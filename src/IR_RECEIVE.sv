==> flow/design.v <==
module IR_RECEIVE(
					iCLK,          
					iRST_n,        
					iIRDA,         
					oRST,          
					o_1,           
					o_2,           
					o_3,           
					o_4,           
					o_5,           
					o_6,           
					o_7,           
					o_8,           
					o_9,           
					o_0,           
					o_A,           
					o_B            
					);
parameter IDLE               = 2'b00;     
parameter GUIDANCE           = 2'b01;     
parameter DATAREAD           = 2'b10;     
parameter OUTPUT             = 2'b11;     
parameter IDLE_HIGH_DUR      =  262143;   
parameter GUIDE_LOW_DUR      =  230000;   
parameter GUIDE_HIGH_DUR     =  210000;   
parameter DATA_HIGH_DUR      =  41500;	  
parameter BIT_AVAILABLE_DUR  =  20000;    
input         iCLK;         
input         iRST_n;       
input         iIRDA;        
output        oRST;         
output        o_1;
output        o_2;
output        o_3;
output        o_4;
output        o_5;
output        o_6;
output        o_7;
output        o_8;
output        o_9;
output        o_0;
output        o_A;
output        o_B;
reg    [31:0] oDATA_r, oDATA_w;       
reg    [17:0] idle_count;             
reg           idle_count_flag;        
reg    [17:0] state_count;            
reg           state_count_flag;       
reg    [17:0] data_count;             
reg           data_count_flag;        
reg     [5:0] bitcount;               
reg     [1:0] state;                  
reg    [31:0] data;                   
reg    [31:0] data_buf;               
reg           data_ready;             
reg           reg_rst, reg_1, reg_2, reg_3, reg_4, reg_5, reg_6, reg_7, reg_8, reg_9, reg_0, reg_A, reg_B;
assign oRST   = reg_rst;
assign o_1    = reg_1;
assign o_2    = reg_2;
assign o_3    = reg_3;
assign o_4    = reg_4;
assign o_5    = reg_5;
assign o_6    = reg_6;
assign o_7    = reg_7;
assign o_8    = reg_8;
assign o_9    = reg_9;
assign o_0    = reg_0;
assign o_A    = reg_A;
assign o_B    = reg_B;
always @(posedge iCLK or negedge iRST_n)	
	  if (!iRST_n)
		   idle_count <= 0;
	  else if (idle_count_flag)     
			 idle_count <= idle_count + 1'b1;
		else  
			 idle_count <= 0;	          
always @(posedge iCLK or negedge iRST_n)	
	  if (!iRST_n)
		   idle_count_flag <= 1'b0;
	  else if ((state == IDLE) && !iIRDA)
			 idle_count_flag <= 1'b1;
		else                           
			 idle_count_flag <= 1'b0;		     		 	
always @(posedge iCLK or negedge iRST_n)	
	  if (!iRST_n)
		   state_count <= 0;
	  else if (state_count_flag)     
			 state_count <= state_count + 1'b1;
		else  
			 state_count <= 0;	         
always @(posedge iCLK or negedge iRST_n)	
	  if (!iRST_n)
		   state_count_flag <= 1'b0;
	  else if ((state == GUIDANCE) && iIRDA)
			 state_count_flag <= 1'b1;
		else  
			 state_count_flag <= 1'b0;     		 	
always @(posedge iCLK or negedge iRST_n)	
	  if (!iRST_n)
		   data_count <= 1'b0;
	  else if(data_count_flag)       
			 data_count <= data_count + 1'b1;
		else 
			 data_count <= 1'b0;         
always @(posedge iCLK or negedge iRST_n)
	  if (!iRST_n) 
		   data_count_flag <= 0;	
	  else if ((state == DATAREAD) && iIRDA)
			 data_count_flag <= 1'b1;  
		else
			 data_count_flag <= 1'b0; 
always @(posedge iCLK or negedge iRST_n)
    if (!iRST_n)
       bitcount <= 6'b0;
	  else if (state == DATAREAD)
		begin
			if (data_count == 20000)
					bitcount <= bitcount + 1'b1;  
		end   
	  else
	     bitcount <= 6'b0;
always @(posedge iCLK or negedge iRST_n) 
	  if (!iRST_n)	     
	     state <= IDLE;
	  else 
			 case (state)
 			    IDLE     : if (idle_count > GUIDE_LOW_DUR)   
			  	              state <= GUIDANCE; 
			    GUIDANCE : if (state_count > GUIDE_HIGH_DUR) 
			  	              state <= DATAREAD;
			    DATAREAD : if ((data_count >= IDLE_HIGH_DUR) || (bitcount >= 33))
			  					      state <= OUTPUT;
				OUTPUT   : state <= IDLE;
				default  : state <= IDLE;  
			endcase
always @(posedge iCLK or negedge iRST_n)
	  if (!iRST_n)
	     data <= 0;
		else if (state == DATAREAD)
		begin
			 if (data_count >= DATA_HIGH_DUR)  
			    data[bitcount-1'b1] <= 1'b1;   
		end
		else
			 data <= 0;
always @(posedge iCLK or negedge iRST_n) 
	  if (!iRST_n)
	     data_ready <= 1'b0;
    else if (bitcount == 32)   
		begin
			 if (data[31:24] == ~data[23:16])
			 begin		
					data_buf <= data;      
				  data_ready <= 1'b1;    
			 end	
			 else
				  data_ready <= 1'b0 ;   
		end
		else
		   data_ready <= 1'b0 ;
always @(posedge iCLK or negedge iRST_n)
	if (!iRST_n)
		oDATA_r <= 32'b0000;
	else if (data_ready) 
	    oDATA_r <= data_buf;   
	else
		oDATA_r <= oDATA_w;
always begin
   if(state == OUTPUT) begin
	case (oDATA_r[31:16])
		16'b1111110100000010 : begin                  
			reg_rst = 0;
			reg_1 = 0; 
			reg_2 = 1;
			reg_3 = 0;
			reg_4 = 0; 
			reg_5 = 0;
			reg_6 = 0;
			reg_7 = 0;
			reg_8 = 0;
			reg_9 = 0;
			reg_0 = 0;
			reg_A = 0;
			reg_B = 0;
		end
		16'b1111011100001000 : begin					 
			reg_rst = 0;
			reg_1 = 0; 
			reg_2 = 0;
			reg_3 = 0;
			reg_4 = 0; 
			reg_5 = 0;
			reg_6 = 0;
			reg_7 = 0;
			reg_8 = 1;
			reg_9 = 0;
			reg_0 = 0;
			reg_A = 0;
			reg_B = 0;
		end
		16'b1111101100000100 : begin					 
			reg_rst = 0;
			reg_1 = 0; 
			reg_2 = 0;
			reg_3 = 0;
			reg_4 = 1; 
			reg_5 = 0;
			reg_6 = 0;
			reg_7 = 0;
			reg_8 = 0;
			reg_9 = 0;
			reg_0 = 0;
			reg_A = 0;
			reg_B = 0;
		end
		16'b1111100100000110 : begin					 
			reg_rst = 0;
			reg_1 = 0; 
			reg_2 = 0;
			reg_3 = 0;
			reg_4 = 0; 
			reg_5 = 0;
			reg_6 = 1;
			reg_7 = 0;
			reg_8 = 0;
			reg_9 = 0;
			reg_0 = 0;
			reg_A = 0;
			reg_B = 0;
		end
		16'b1111111000000001 : begin					 
			reg_rst = 0;
			reg_1 = 1; 
			reg_2 = 0;
			reg_3 = 0;
			reg_4 = 0; 
			reg_5 = 0;
			reg_6 = 0;
			reg_7 = 0;
			reg_8 = 0;
			reg_9 = 0;
			reg_0 = 0;
			reg_A = 0;
			reg_B = 0;
		end
		16'b1111110000000011 : begin					 
			reg_rst = 0;
			reg_1 = 0; 
			reg_2 = 0;
			reg_3 = 3;
			reg_4 = 0; 
			reg_5 = 0;
			reg_6 = 0;
			reg_7 = 0;
			reg_8 = 0;
			reg_9 = 0;
			reg_0 = 0;
			reg_A = 0;
			reg_B = 0;
		end
		16'b1111101000000101 : begin					 
			reg_rst = 0;
			reg_1 = 0; 
			reg_2 = 0;
			reg_3 = 0;
			reg_4 = 0; 
			reg_5 = 1;
			reg_6 = 0;
			reg_7 = 0;
			reg_8 = 0;
			reg_9 = 0;
			reg_0 = 0;
			reg_A = 0;
			reg_B = 0;
		end
		16'b1111100000000111 : begin					 
			reg_rst = 0;
			reg_1 = 0; 
			reg_2 = 0;
			reg_3 = 0;
			reg_4 = 0; 
			reg_5 = 0;
			reg_6 = 0;
			reg_7 = 1;
			reg_8 = 0;
			reg_9 = 0;
			reg_0 = 0;
			reg_A = 0;
			reg_B = 0;
		end
		16'b1111011000001001 : begin					 
			reg_rst = 0;
			reg_1 = 0; 
			reg_2 = 0;
			reg_3 = 0;
			reg_4 = 0; 
			reg_5 = 0;
			reg_6 = 0;
			reg_7 = 0;
			reg_8 = 0;
			reg_9 = 1;
			reg_0 = 0;
			reg_A = 0;
			reg_B = 0;
		end
		16'b1111111100000000 : begin					 
			reg_rst = 0;
			reg_1 = 0; 
			reg_2 = 0;
			reg_3 = 0;
			reg_4 = 0; 
			reg_5 = 0;
			reg_6 = 0;
			reg_7 = 0;
			reg_8 = 0;
			reg_9 = 0;
			reg_0 = 1;
			reg_A = 0;
			reg_B = 0;
		end
		16'b1111000000001111 : begin					 
			reg_rst = 0;
			reg_1 = 0; 
			reg_2 = 0;
			reg_3 = 0;
			reg_4 = 0; 
			reg_5 = 0;
			reg_6 = 0;
			reg_7 = 0;
			reg_8 = 0;
			reg_9 = 0;
			reg_0 = 0;
			reg_A = 1;
			reg_B = 0;
		end
		16'b1110110000010011 : begin 				 
			reg_rst = 0;
			reg_1 = 0; 
			reg_2 = 0;
			reg_3 = 0;
			reg_4 = 0; 
			reg_5 = 0;
			reg_6 = 0;
			reg_7 = 0;
			reg_8 = 0;
			reg_9 = 0;
			reg_0 = 0;
			reg_A = 0;
			reg_B = 1;
		end
		16'b1110110100010010 : begin					 
			reg_rst = 1;
			reg_1 = 0; 
			reg_2 = 0;
			reg_3 = 0;
			reg_4 = 0; 
			reg_5 = 0;
			reg_6 = 0;
			reg_7 = 0;
			reg_8 = 0;
			reg_9 = 0;
			reg_0 = 0;
			reg_A = 0;
			reg_B = 0;
		end
		default     : begin
			reg_rst = 0;
			reg_1 = 0; 
			reg_2 = 0;
			reg_3 = 0;
			reg_4 = 0; 
			reg_5 = 0;
			reg_6 = 0;
			reg_7 = 0;
			reg_8 = 0;
			reg_9 = 0;
			reg_0 = 0;
			reg_A = 0;
			reg_B = 0;
		end
	endcase
	end
	else begin
			reg_rst = 0;
			reg_1 = 0; 
			reg_2 = 0;
			reg_3 = 0;
			reg_4 = 0; 
			reg_5 = 0;
			reg_6 = 0;
			reg_7 = 0;
			reg_8 = 0;
			reg_9 = 0;
			reg_0 = 0;
			reg_A = 0;
			reg_B = 0;
	end
end
endmodule
# Reports on IR_RECEIVE
# What the tools print for IR_RECEIVE, step after step.
# Lines are those of the file above, counted from 1.
# Operators: Yosys type, input widths -> output width; for muxes data width and select width s.
# Cell names lack the library's common part.
# The mark n/a stands for no value.
# design
top_module,IR_RECEIVE
clock,iCLK
lib,sky130hd
lib_corner,tt_025C_1v80

# Elaborated design
# Yosys after proc, flatten, opt, wreduce and memory -nomap, before mapping. Memory bits, and registers merged into a memory's read port (data or address), are not among the register bits. Print and check cells are not counted. Equal cells are merged and count once.
# bits
reg_bits,162
# classes
add_sub_neg,6
n_cmp,5
eq_ne,24
n_shift,1
n_mux,43
bitwise,4
n_reduce_logical,9
# op_table
cell,count
$eq 16x16->1 const B,13
$mux 32,3
$add 18x1->18 const B,3
$mux 18,3
$gt 18x18->1 const B,2
$shift 1x7->32 const A,1
$and 32x32->32,1
$or 32x32->32,1
$not 32->32,1
$mux 1,31
$eq 18x15->1 const B,1
$ge 18x16->1 const B,1
$ge 18x18->1 const B,1
$mux 6,2
$ne 2x2->1 const B,5
$eq 8x8->1,1
$not 8->8,1
$pmux 2 s4,1
$neg 6->7,1
$add 6x1->6 const B,1
$sub 6x1->6 const B,1
$ge 6x6->1 const B,1
$eq 6x6->1 const B,1
$mux 2,3
$eq 2x2->1 const B,2
$reduce_and 4->1,1
$reduce_bool 4->1,1
$logic_and 1x1->1,3
# Other operator kinds: 5; their cells: 5.

# Longest topological paths
# Yosys ltp: most cells in a row. Word level: on the elaborated netlist, between registers, memories and ports. Mapped: between sequential cells and ports; inverters and the memories' decode and read muxes count.
# logic_depth
depth_word,8
ABC_AREA,1
ltp_mapped,15
ltp_nobuf,14

# After synthesis
# The flow's flattened synthesis, as Yosys stat reports it; memories are mapped. The netlist is that of the ABC_AREA named above (0 if unset); the other value can give another one.
# mapped
mapped_cells,716
mapped_area_um2,5885.6
seqArea_um2,2959.1
ff_cells,115
# types
cell_type,count,type_area_um2
dfrtp_1,98,2.45E+03
nand2_1,142,533.011
edfxtp_1,16,480.461
inv_1,97,364.099
nor2_1,88,330.317
nand3_1,62,310.298
a21oi_1,38,190.182
ha_1,12,150.144
o21ai_0,29,145.139
nand4_1,19,118.864
nor4_1,15,93.84
xor2_1,9,78.826
nor3_1,13,65.062
nand2_2,8,50.048
nor2_4,4,45.043
nor2_2,6,37.536
nand2_4,3,33.782
inv_2,8,30.029
# Other cell types: 28; their cells: 49.

# Path before layout
# Path of least setup slack by OpenSTA after synthesis, without wires, with an ideal clock, recovery checks aside; 20% of the period is set as input and as output delay. Where synthesis merged equal registers, the netlist keeps one of their names.
# synth_timing
path_type,reg2reg
from,register bitcount[0]
to,register data_buf[16]
tclk_ns,3.25
launch_ns,0.000
t_arrival_ns,1.798
slack_ns,1.064
delay_ns,2.186
path_stages,7
synth_period_reached_ns,2.186
# "delay_ns" is the arrival time less input delay plus setup time.
# "path_stages": output pins that drive a net of the path, with the launching flip-flop's if there is one; two outputs of one cell count as two.
# "synth_period_reached_ns" = period - worst setup slack (recovery checks aside). The figure is calculated, with input and output delays left at 20% of the set period.
# The rows between start and end are the longest chain of elaborated cells between them; the timing report does not say that the signal goes this way. Where chains are equally long, one stands for them.
# A line is the first line of the expression or statement that the cell stems from. Yosys adds cells for indexed reads and writes and turns some case tables into memories.
# At most two assigning lines are given for a register; there are more.
# synth_via
path_cell_list,dfrtp_1 inv_2 ha_1 nand4_1 a21oi_1 o2111ai_1 nor2_1
elab_chain_len,2
cells_between,2
# synth_lines
element,line,text
start: declaration,51,reg     [5:0] bitcount;
start: assignment,114,bitcount <= 6'b0;
start: assignment,118,bitcount <= bitcount + 1'b1;
$eq 6x6->1,149,else if (bitcount == 32)
$reduce_and 3->1,n/a,
end: assignment,153,data_buf <= data;
end: declaration,54,reg    [31:0] data_buf;

# Path in the finished layout
# Path of least setup slack in the final report of entry A (OpenROAD, finished layout, wires in). Where an end is a register, its clock arrival counts in the times.
# layout_timing
path_type,reg2out
from,register oDATA_r[21]
to,output port o_B
tclk_ns,3.71
out_delay_ns,0.74
launch_ns,0.43
t_arrival_ns,2.15
slack_ns,0.81
path_stages,7
# The rows between start and end are the longest chain of elaborated cells between them; the timing report does not say that the signal goes this way. Where chains are equally long, one stands for them.
# At most two assigning lines are given for a register; there are more.
# layout_via
path_cell_list,dfrtp_1 inv_1 nand2_1 nor4_1 nand4_1 nor2_1 clkdlybuf4s50_1
elab_chain_len,3
cells_between,3
# layout_lines
element,line,text
start: declaration,44,"reg    [31:0] oDATA_r, oDATA_w;"
start: assignment,165,oDATA_r <= data_buf;
start: assignment,167,oDATA_r <= oDATA_w;
$eq 16x16->1,170,case (oDATA_r[31:16])
$mux 1,170,
$mux 1,169,if(state == OUTPUT) begin
end: declaration,43,output        o_B;

# IR_RECEIVE through Yosys and OpenROAD on sky130hd: 2 stored runs, unordered, with their settings and measured results. The constraints put input and output delay at 20% of the set period each and load the outputs with 0.01 pF.
# "clock_period_reached_ns": clock period set for the run, less the worst setup slack. It is reckoned from that one timing run; input and output delays stay at 20% of the period that was set.
# By "worst_path_allowed_less_slack_ns" is meant the share of the clock period that the worst setup path is allowed (20% is reserved at inputs, 20% at outputs), minus its slack. Clock arrival times at its registers enter into it.
# By "design_power_uw" is meant OpenSTA's value without simulated activity: inputs other than the clock are taken to toggle once in ten clock periods, and the tool carries that through the logic.
# Settings: . = not set for that run.
run name,period_ns,CORE_UTILIZATION,SETUP_SLACK_MARGIN,PLACE_DENSITY_LB_ADDON,HOLD_SLACK_MARGIN,CORE_ASPECT_RATIO,CORE_MARGIN,CELL_PAD_IN_SITES_DETAIL_PLACEMENT,ABC_AREA,CTS_CLUSTER_DIAMETER,CAP_MARGIN,MAX_ROUTING_LAYER,SLEW_MARGIN,tns_setup_ns,clock_period_reached_ns,yosys_chip_area_um2,setup_worst_slack_ns,die_um2,post_route_util_pct,worst_path_allowed_less_slack_ns,critical_path_type,final_stdcell_area_um2,design_power_uw,timing.hold.ws_ns
entry A,3.71,53,0.91,0.07,0.15,0.84,4,1,1,292,20,met5,20,0.000,2.896,5885.6,0.814,12861.2,64.2,2.15,reg2out,6805.3,2848,0.349
entry B,3.44,40,.,.,.,.,2,.,.,.,20,.,20,0.000,3.141,5465.2,0.299,14614.4,48.0,2.45,reg2out,6381.1,3110,0.350
